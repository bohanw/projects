==> flow/design.v <==
module mult_stage(
					input clock, reset, start,
					input [15:0] product_in, mplier_in, mcand_in,
					output logic done,
					output logic [15:0] product_out, mplier_out, mcand_out
				);
	parameter STAGE = 4 ;
	parameter SIZE_ZEROS = 4'b0;
	parameter SIZE = 16/STAGE;
	logic [15:0] prod_in_reg, partial_prod_reg;
	logic [15:0] partial_product, next_mplier, next_mcand;
	assign product_out = prod_in_reg + partial_prod_reg;
	assign partial_product = mplier_in[SIZE-1:0] * mcand_in;
	assign next_mplier = {SIZE_ZEROS,mplier_in[15:SIZE]};
	assign next_mcand = {mcand_in[15-SIZE:0],SIZE_ZEROS};
	always_ff @(posedge clock) begin
		prod_in_reg      <= #1 product_in;
		partial_prod_reg <= #1 partial_product;
		mplier_out       <= #1 next_mplier;
		mcand_out        <= #1 next_mcand;
	end
	always_ff @(posedge clock) begin
		if(reset)
			done <= #1 1'b0;
		else
			done <= #1 start;
	end
endmodule
---- Reports on mult_stage ----
The steps from the RTL of mult_stage to its reports follow in flow order.
Line numbers count from 1 in the design file above.
Operators: Yosys type, input widths -> output width; for muxes data width and select width s.
Library cell names are shortened.
Not given: --
design
  design top .............................. mult_stage
  clock ................................... clock
  library ................................. sky130hd
  timing corner ........................... tt_025C_1v80

---- Elaborated design ----
Counts by Yosys on the flattened word-level netlist (proc, flatten, opt, wreduce; memories kept). Register bits leave out memories and registers merged into their read ports (data or address); mux counts leave out enables and synchronous resets folded into registers. Print and check cells are left out. Cells with the same type and inputs are merged into one.
storage and ports
  register bits ........................... 57
  output and inout port bits .............. 49
cells by class
  add/subtract/negate cells ............... 1
  multipliers ............................. 1
operators with widths
  operator        count
  $mul 4x16->16   1
  $add 16x16->16  1

---- Longest topological paths ----
Yosys ltp: most cells in a row. Word level: on the elaborated netlist, between registers, memories and ports. Mapped: between sequential cells and ports; inverters and the memories' decode and read muxes count.
logic depth
  depth in word-level cells ............... 1
  ABC_AREA ................................ 0
  gate-level depth with buffers ........... 14
  mapped depth without buffers ............ 12

---- Netlist ----
Source: synth_stat.txt of the flow (Yosys; design flattened, memories mapped). It holds for the ABC_AREA given above (unset counts as 0); a run with the other value may have another netlist.
cells by type
  cell      count  total area (um^2)
  dfxtp_1   57     1.14E+03
  fa_1      26     520.499
  ha_1      31     387.872
  and2_1    39     243.984
  xnor2_1   25     218.96
  inv_1     58     217.709
  nand2_1   29     108.854
  a21oi_1   20     100.096
  a21o_1    9      67.565
  buf_4     8      60.058
  nor2_1    14     52.55
  o21a_1    5      37.536
  nor2b_1   5      31.28
  mux2i_1   3      30.029
  nor3_1    6      30.029
  xor2_1    3      26.275
  nand2b_1  4      25.024
  o211ai_2  2      25.024
Not listed: further types 23, cells in them 37.
mapped netlist
  mapped cells ............................ 381
  synthesis area .......................... 0.003601 mm^2
  mapped flip-flops ....................... 57

---- Worst setup path after synthesis ----
OpenSTA on the mapped netlist: ideal clock, no wires. The path of least setup slack (recovery checks aside). Input and output delay are each 20% of the period. Register names are those of the netlist, which keeps one name where synthesis merged equal registers.
timing after synthesis
  kind .................................... input to register
  from .................................... input port mplier_in[3]
  to ...................................... register partial_prod_reg[13]
  period .................................. 4100 ps
  setup time .............................. 121 ps
  time at the first pin ................... 820 ps
  arrival time ............................ 3455 ps
  required time ........................... 3979 ps
  path slack .............................. 524 ps
  delay of the path ....................... 2756 ps
  stages on the path ...................... 13
  buffers on the path ..................... 1
  synthesis period reached ................ 3576 ps
"delay of the path" is the arrival time less input delay plus setup time.
"stages on the path" counts driving pins, that of a launching flip-flop among them; a cell with two outputs on the path counts twice.
"synthesis period reached" = period - worst setup slack (recovery checks aside). The figure is calculated, with input and output delays left at 20% of the set period.
The rows between start and end are the longest chain of elaborated cells between them; the timing report does not say that the signal goes this way. Where chains are equally long, one stands for them.
A line is the first line of the expression or statement that the cell stems from. Yosys adds cells for indexed reads and writes and turns some case tables into memories.
on the way, after synthesis
  cells stage by stage .................... clkbuf_1 > and2_1 > fa_1 > inv_1 > fa_1 > inv_1 > ha_1 > a21o_1 > a21oi_1 > a21oi_1 > o21ai_0 > mux2i_1 > nand2_1
  cells in the longest elaborated chain ... 1
  elaborated cells between the ends (all ways) .. 1
RTL lines, path after synthesis
  what           line  source
  from (decl)    3
  $mul 4x16->16  13
  to (assign)    18
  to (decl)      10    logic [15:0] prod_in_reg, partial_prod_reg;

---- Timing after layout ----
From the final timing report of entry A: the path of least setup slack in the routed layout; clock arrival at registers is part of the times.
The path's times are printed in steps of 10 ps; the period is the one set.
timing after layout
  kind .................................... input to register
  from .................................... input port mcand_in[3]
  to ...................................... register partial_prod_reg[8]
  period .................................. 2460 ps
  setup time .............................. 70 ps
  time at the first pin ................... 490 ps
  arrival time ............................ 3040 ps
  required time ........................... 2740 ps
  path slack .............................. -290 ps
  stages on the path ...................... 14
  buffers on the path ..................... 2
The rows between start and end are the longest chain of elaborated cells between them; the timing report does not say that the signal goes this way. Where chains are equally long, one stands for them.
on the way, after layout
  cells stage by stage .................... buf_8 > and2_4 > fa_1 > inv_1 > fa_1 > inv_2 > ha_4 > nor2b_1 > o21a_1 > o21ai_2 > buf_4 > nand2b_4 > a21oi_2 > xnor2_1
  cells in the longest elaborated chain ... 1
  elaborated cells between the ends (all ways) .. 1
RTL lines, path after layout
  what           line  source
  from (decl)    3
  $mul 4x16->16  13
  to (assign)    18
  to (decl)      10    logic [15:0] prod_in_reg, partial_prod_reg;

Memo
Re: implementation data of mult_stage

Record of 2 stored runs of the RTL-to-layout flow on mult_stage, platform sky130hd. The runs are unordered. Constraints: input delay and output delay 20% of the set period each, output load 0.01 pF.
"achieved period" is the run's clock period less its worst setup slack. It is reckoned from that one timing run; input and output delays stay at 20% of the period that was set.

---- entry A ----
settings
  period_ns = 2.46
  CORE_UTILIZATION = 37
  SETUP_SLACK_MARGIN = 0.07
  PLACE_DENSITY_LB_ADDON = 0.21
  TNS_END_PERCENT = 30
  ABC_AREA = 0
  GPL_ROUTABILITY_DRIVEN = 0
  CAP_MARGIN = 20
  CORE_MARGIN = 2
  SLEW_MARGIN = 20
results
  worst hold slack after layout ........... 255 ps
  post-route utilization .................. 61.8 %
  worst setup slack after layout .......... -293 ps
  die size ................................ 0.010537 mm^2
  achieved period ......................... 2753 ps
  chip area after synthesis (Yosys) ....... 0.003601 mm^2
  standard-cell area after routing ........ 0.0059282 mm^2

---- entry B ----
settings
  period_ns = 7.25
  CORE_UTILIZATION = 47
  SETUP_SLACK_MARGIN = -0.3
  HOLD_SLACK_MARGIN = 0.2
  CORE_MARGIN = 3
  CTS_CLUSTER_DIAMETER = 122
  CAP_MARGIN = 30
  SLEW_MARGIN = 0
results
  worst hold slack after layout ........... 1553 ps
  post-route utilization .................. 65.2 %
  worst setup slack after layout .......... 2654 ps
  die size ................................ 0.0087479 mm^2
  achieved period ......................... 4596 ps
  chip area after synthesis (Yosys) ....... 0.003601 mm^2
  standard-cell area after routing ........ 0.0047783 mm^2
